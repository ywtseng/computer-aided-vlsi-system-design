==> flow/design.v <==
module alu(
             clk_p_i,
             reset_n_i,
             data_a_i,
             data_b_i,
             inst_i,
             data_o
             );
      input           clk_p_i;
      input           reset_n_i;
      input   [7:0]   data_a_i;
      input   [7:0]   data_b_i;
      input   [2:0]   inst_i;
      output reg  [15:0]  data_o;
      reg     [15:0]   ALU_d2_w;
      reg     [7:0]    data_a_d1_r;
      reg     [7:0]    data_b_d1_r;
      reg     [2:0]    inst_d1_r;
      always@ (data_a_d1_r or data_b_d1_r or inst_d1_r )
      begin
          case(inst_d1_r)
            3'b000:    ALU_d2_w = {{8{data_a_d1_r[7]}}, data_a_d1_r}+{{8{data_b_d1_r[7]}}, data_b_d1_r};
            3'b001:    ALU_d2_w = {{8{data_b_d1_r[7]}}, data_b_d1_r}-{{8{data_a_d1_r[7]}}, data_a_d1_r};
            3'b010:    ALU_d2_w = {{8{data_a_d1_r[7]}}, data_a_d1_r}*{{8{data_b_d1_r[7]}}, data_b_d1_r};
            3'b011:    ALU_d2_w = {8'b0,data_a_d1_r[7:0]}&{8'b0,data_b_d1_r[7:0]};
            3'b100:    ALU_d2_w = {8'b0,data_a_d1_r[7:0]}^{8'b0,data_b_d1_r[7:0]};
            3'b101:    
					if(data_a_d1_r[7]==1)
					begin
						ALU_d2_w = ~{{8{data_a_d1_r[7]}}, data_a_d1_r}+1; 
					end
					else
					begin
						ALU_d2_w = {{8{data_a_d1_r[7]}}, data_a_d1_r}; 
					end
            3'b110:    ALU_d2_w = {{8'b0,data_b_d1_r[7:0]}+{8'b0,data_a_d1_r[7:0]}}/2;
            3'b111:    ALU_d2_w = {8'b0,data_b_d1_r[7:0]}%{8'b0,data_a_d1_r[7:0]};
            default:  ;
          endcase
      end
      always@(posedge clk_p_i or negedge reset_n_i)
      begin
          if (reset_n_i == 1'b0)
          begin
              data_a_d1_r <= 0;
              data_b_d1_r <= 0;
              inst_d1_r <= 0;
              data_o <= 0;
          end
          else
          begin
              data_a_d1_r <= data_a_i;
              data_b_d1_r <= data_b_i;
              inst_d1_r <= inst_i;
              data_o <= ALU_d2_w;
          end
      end
endmodule
# Tool chain data of alu
# The steps from the RTL of alu to its reports follow in flow order.
# Lines are those of the file above, counted from 1.
# A cell with - has no value.
[design] top="alu" clock_port="clk_p_i" cell_library="sky130hd" pvt_corner="tt_025C_1v80"

# Elaborated design
# Counts by Yosys on the flattened word-level netlist (proc, flatten, opt, wreduce; memories kept). Register bits leave out memories and registers merged into their read ports (data or address); mux counts leave out enables and synchronous resets folded into registers. Print and check cells are left out.
[classes] n_mul=1 mux=2 div=1 reduce_and_logical=1 eq_ne=7 logic=3 n_addsub=4
[op_table] op="8-bit by 8-bit remainder unit with 16-bit output" n=1
[op_table] op="8-bit by 8-bit multiplier with 16-bit output" n=1
[op_table] op="16-bit case mux with 8-bit select" n=1
[op_table] op="8-bit by 8-bit adder with 9-bit output" n=2
[op_table] op="16-bit by 1-bit adder with 16-bit output with constant B" n=1
[op_table] op="16-bit NOT" n=1
[op_table] op="16-bit two-way mux" n=1
[op_table] op="3-bit == test with constant B" n=4
[op_table] op="8-bit by 8-bit subtractor with 9-bit output" n=1
[op_table] op="8-bit bitwise AND" n=1
[op_table] op="8-bit bitwise XOR" n=1
[op_table] op="3-bit by 2-bit == test with 1-bit output with constant B" n=2
[op_table] op="3-bit by 1-bit == test with 1-bit output with constant B" n=1
[op_table] op="3-bit zero test" n=1
[bits] regBits=35

# Logic depth
# Yosys ltp: most cells in a row. Word level: on the elaborated netlist, between registers, memories and ports. Mapped: between sequential cells and ports; inverters and the memories' decode and read muxes count.
[depth] word_depth=4 abc_area=0 depth_mapped=154 ltp_nobuf=144

# Mapped cells and area
# Yosys stat after the flow's synthesis: flattened, memories mapped to cells. It holds for the ABC_AREA given above (unset counts as 0); a run with the other value may have another netlist.
[types] cell_type="sky130_fd_sc_hd__ha_1" n=149 area_total_um2=1.86E+03
[types] cell_type="sky130_fd_sc_hd__fa_1" n=58 area_total_um2=1.16E+03
[types] cell_type="sky130_fd_sc_hd__dfrtp_1" n=35 area_total_um2=875.84
[types] cell_type="sky130_fd_sc_hd__nor2_1" n=128 area_total_um2=480.461
[types] cell_type="sky130_fd_sc_hd__xnor2_1" n=51 area_total_um2=446.678
[types] cell_type="sky130_fd_sc_hd__a21oi_1" n=86 area_total_um2=430.413
[types] cell_type="sky130_fd_sc_hd__inv_1" n=96 area_total_um2=360.346
[types] cell_type="sky130_fd_sc_hd__nand2_1" n=93 area_total_um2=349.085
[types] cell_type="sky130_fd_sc_hd__o21a_1" n=45 area_total_um2=337.824
[types] cell_type="sky130_fd_sc_hd__nor3_1" n=58 area_total_um2=290.278
[types] cell_type="sky130_fd_sc_hd__mux2_2" n=25 area_total_um2=281.52
[types] cell_type="sky130_fd_sc_hd__a21o_1" n=36 area_total_um2=270.259
[types] cell_type="sky130_fd_sc_hd__xor2_1" n=30 area_total_um2=262.752
[types] cell_type="sky130_fd_sc_hd__o21ai_0" n=50 area_total_um2=250.24
[types] cell_type="sky130_fd_sc_hd__mux2i_1" n=18 area_total_um2=180.173
[types] cell_type="sky130_fd_sc_hd__o31ai_1" n=23 area_total_um2=172.666
[types] cell_type="sky130_fd_sc_hd__o211ai_1" n=22 area_total_um2=165.158
[types] cell_type="sky130_fd_sc_hd__nand3_1" n=24 area_total_um2=120.115
# Not listed: further types 81, cells in them 327.
[mapped] stdcells=1354 synth_area_um2=10709.0 seqArea_um2=875.8 ffs=35

# Timing after synthesis
# OpenSTA on the mapped netlist: ideal clock, no wires. The path of least setup slack (recovery checks aside). Input and output delay are each 20% of the period. Register names are those of the netlist, which keeps one name where synthesis merged equal registers.
[synth_path] kind="register -> register" start="register data_a_d1_r[1]" end="register data_o[9]" period_ns=39.5 slack_ns=10.792 t_arrival_ns=28.582 path_delay_ns=28.708 setup_ns=0.126 path_buffers=8 path_stages=145 period_less_setup_slack_ns=28.708
# "path_delay_ns" is the arrival time less input delay plus setup time.
# "path_stages": output pins that drive a net of the path, with the launching flip-flop's if there is one; two outputs of one cell count as two.
# "period_less_setup_slack_ns" = period - worst setup slack (recovery checks aside). The figure is calculated, with input and output delays left at 20% of the set period.
[synth_between] cell_sequence="sky130_fd_sc_hd__dfrtp_1 sky130_fd_sc_hd__inv_1 sky130_fd_sc_hd__ha_1 sky130_fd_sc_hd__nand2b_1 sky130_fd_sc_hd__o41ai_2 sky130_fd_sc_hd__nand2_1 sky130_fd_sc_hd__nor2_1 sky130_fd_sc_hd__ha_1 sky130_fd_sc_hd__nor3_1 sky130_fd_sc_hd__mux2i_1 sky130_fd_sc_hd__o2111a_2 sky130_fd_sc_hd__ha_1 sky130_fd_sc_hd__or3_1 sky130_fd_sc_hd__nand3_1 sky130_fd_sc_hd__o21ai_0 sky130_fd_sc_hd__ha_1 sky130_fd_sc_hd__o21ai_0 sky130_fd_sc_hd__a2bb2oi_1 [109 not listed] sky130_fd_sc_hd__a21o_1 sky130_fd_sc_hd__a2111o_1 sky130_fd_sc_hd__nor2_2 sky130_fd_sc_hd__buf_2 sky130_fd_sc_hd__mux2i_1 sky130_fd_sc_hd__fa_1 sky130_fd_sc_hd__a21o_1 sky130_fd_sc_hd__a21o_1 sky130_fd_sc_hd__a21o_1 sky130_fd_sc_hd__a21oi_1 sky130_fd_sc_hd__nor2b_1 sky130_fd_sc_hd__o21ai_0 sky130_fd_sc_hd__nand2b_1 sky130_fd_sc_hd__nor3_1 sky130_fd_sc_hd__a21oi_2 sky130_fd_sc_hd__nor3_1 sky130_fd_sc_hd__nand2_2 sky130_fd_sc_hd__a311o_1"
[synth_lines] element="start: declaration" line=16 source="reg     [7:0]    data_a_d1_r;"
[synth_lines] element="start: assignment" line=45 source="data_a_d1_r <= 0;"
[synth_lines] element="start: assignment" line=52 source="data_a_d1_r <= data_a_i;"
[synth_lines] element="end: assignment" line=48 source="data_o <= 0;"
[synth_lines] element="end: assignment" line=55 source="data_o <= ALU_d2_w;"
[synth_lines] element="end: declaration" line=14 source="output reg  [15:0]  data_o;"
# Chain of elaborated cells between the ends: none given.

# Timing after layout
# From the final timing report of record 1: the path of least setup slack in the routed layout; clock arrival at registers is part of the times.
[layout_path] kind="register -> register" start="register data_b_d1_r[2]" end="register data_o[9]" setup_ns=0.12 path_stages=134 path_buffers=0 slack_ns=15.09 t_arrival_ns=35.18 period_ns=50.1
# The rows between start and end are the longest chain of elaborated cells between them; the timing report does not say that the signal goes this way. Where chains are equally long, one stands for them.
# Each line given opens the expression or statement behind the cell; cells for indexed reads and writes are added by Yosys, which also makes memories of some case tables.
[layout_between] cell_sequence="sky130_fd_sc_hd__dfrtp_1 sky130_fd_sc_hd__or4_4 sky130_fd_sc_hd__o41ai_2 sky130_fd_sc_hd__nand2_1 sky130_fd_sc_hd__nor2_1 sky130_fd_sc_hd__ha_1 sky130_fd_sc_hd__nor3_1 sky130_fd_sc_hd__mux2i_1 sky130_fd_sc_hd__o2111a_2 sky130_fd_sc_hd__ha_1 sky130_fd_sc_hd__or3_1 sky130_fd_sc_hd__nand3_1 sky130_fd_sc_hd__o21ai_0 sky130_fd_sc_hd__ha_1 sky130_fd_sc_hd__o21ai_0 sky130_fd_sc_hd__a2bb2oi_1 sky130_fd_sc_hd__and4b_1 sky130_fd_sc_hd__a211oi_2 [98 not listed] sky130_fd_sc_hd__a21o_1 sky130_fd_sc_hd__a21o_1 sky130_fd_sc_hd__a2111o_1 sky130_fd_sc_hd__nor2_2 sky130_fd_sc_hd__mux2i_1 sky130_fd_sc_hd__fa_1 sky130_fd_sc_hd__a21o_1 sky130_fd_sc_hd__a21o_1 sky130_fd_sc_hd__a21o_1 sky130_fd_sc_hd__a21oi_1 sky130_fd_sc_hd__nor2b_1 sky130_fd_sc_hd__o21ai_0 sky130_fd_sc_hd__nand2b_1 sky130_fd_sc_hd__nor3_1 sky130_fd_sc_hd__a21oi_2 sky130_fd_sc_hd__nor3_1 sky130_fd_sc_hd__nand2_2 sky130_fd_sc_hd__a311o_1" elab_chain_cells=2
[layout_lines] element="start: declaration" line=17 source="reg     [7:0]    data_b_d1_r;"
[layout_lines] element="start: assignment" line=46 source="data_b_d1_r <= 0;"
[layout_lines] element="start: assignment" line=53 source="data_b_d1_r <= data_b_i;"
[layout_lines] element="8-bit by 8-bit remainder unit with 16-bit output" line=37 source="3'b111:    ALU_d2_w = {8'b0,data_b_d1_r[7:0]}%{8'b0,data_a_d1_r[7:0]};"
[layout_lines] element="16-bit case mux with 8-bit select" line=21 source="case(inst_d1_r)"
[layout_lines] element="end: assignment" line=48 source="data_o <= 0;"
[layout_lines] element="end: assignment" line=55 source="data_o <= ALU_d2_w;"
[layout_lines] element="end: declaration" line=14 source="output reg  [15:0]  data_o;"

Hand-over note for alu

Stored flow runs of alu (2 of them; Yosys, OpenROAD, sky130hd). They differ in their settings and are not a sequence. Constraints: input delay and output delay 20% of the set period each, output load 0.01 pF.
"achieved clock period" = clock period - worst setup slack. The figure is calculated, with input and output delays left at 20% of the set period.
"worst setup path time" means the part of the period allowed to the worst setup path (the constraints hold back 20% at inputs and 20% at outputs) less its slack; where the path has registers, the arrival times of their clocks count too.
[record 1] settings: period_ns=50.1, CORE_UTILIZATION=24, SETUP_SLACK_MARGIN=5.0, PLACE_DENSITY=0.51, CORE_ASPECT_RATIO=0.55, CORE_MARGIN=3, CELL_PAD_IN_SITES_GLOBAL_PLACEMENT=1, CELL_PAD_IN_SITES_DETAIL_PLACEMENT=0, ABC_AREA=0, GPL_TIMING_DRIVEN=1, CTS_CLUSTER_SIZE=53, CTS_CLUSTER_DIAMETER=128, CAP_MARGIN=20, SLEW_MARGIN=20
[record 1] result: chip area after synthesis (Yosys) 10709.0 um^2, die area 47305.0 um^2, standard-cell area of the final layout 11870.1 um^2, utilization 0.274, worst setup slack after layout 15.091 ns, total negative slack 0.000 ns, worst hold slack 0.971 ns, achieved clock period 35.009 ns, worst setup path time 35.01 ns, worst setup path kind register -> register
[record 2] settings: period_ns=48.0, CORE_UTILIZATION=66, PLACE_DENSITY_LB_ADDON=0.22, CORE_ASPECT_RATIO=0.96, CELL_PAD_IN_SITES_DETAIL_PLACEMENT=0, ABC_AREA=1, GPL_ROUTABILITY_DRIVEN=0, SLEW_MARGIN=40, MIN_ROUTING_LAYER=met1, CAP_MARGIN=20, CORE_MARGIN=2
[record 2] result: chip area after synthesis (Yosys) 10830.4 um^2, die area 17450.2 um^2, standard-cell area of the final layout 11487.3 um^2, utilization 0.721, worst setup slack after layout 19.317 ns, total negative slack 0.000 ns, worst hold slack 0.902 ns, achieved clock period 28.683 ns, worst setup path time 28.68 ns, worst setup path kind register -> register

End of note.
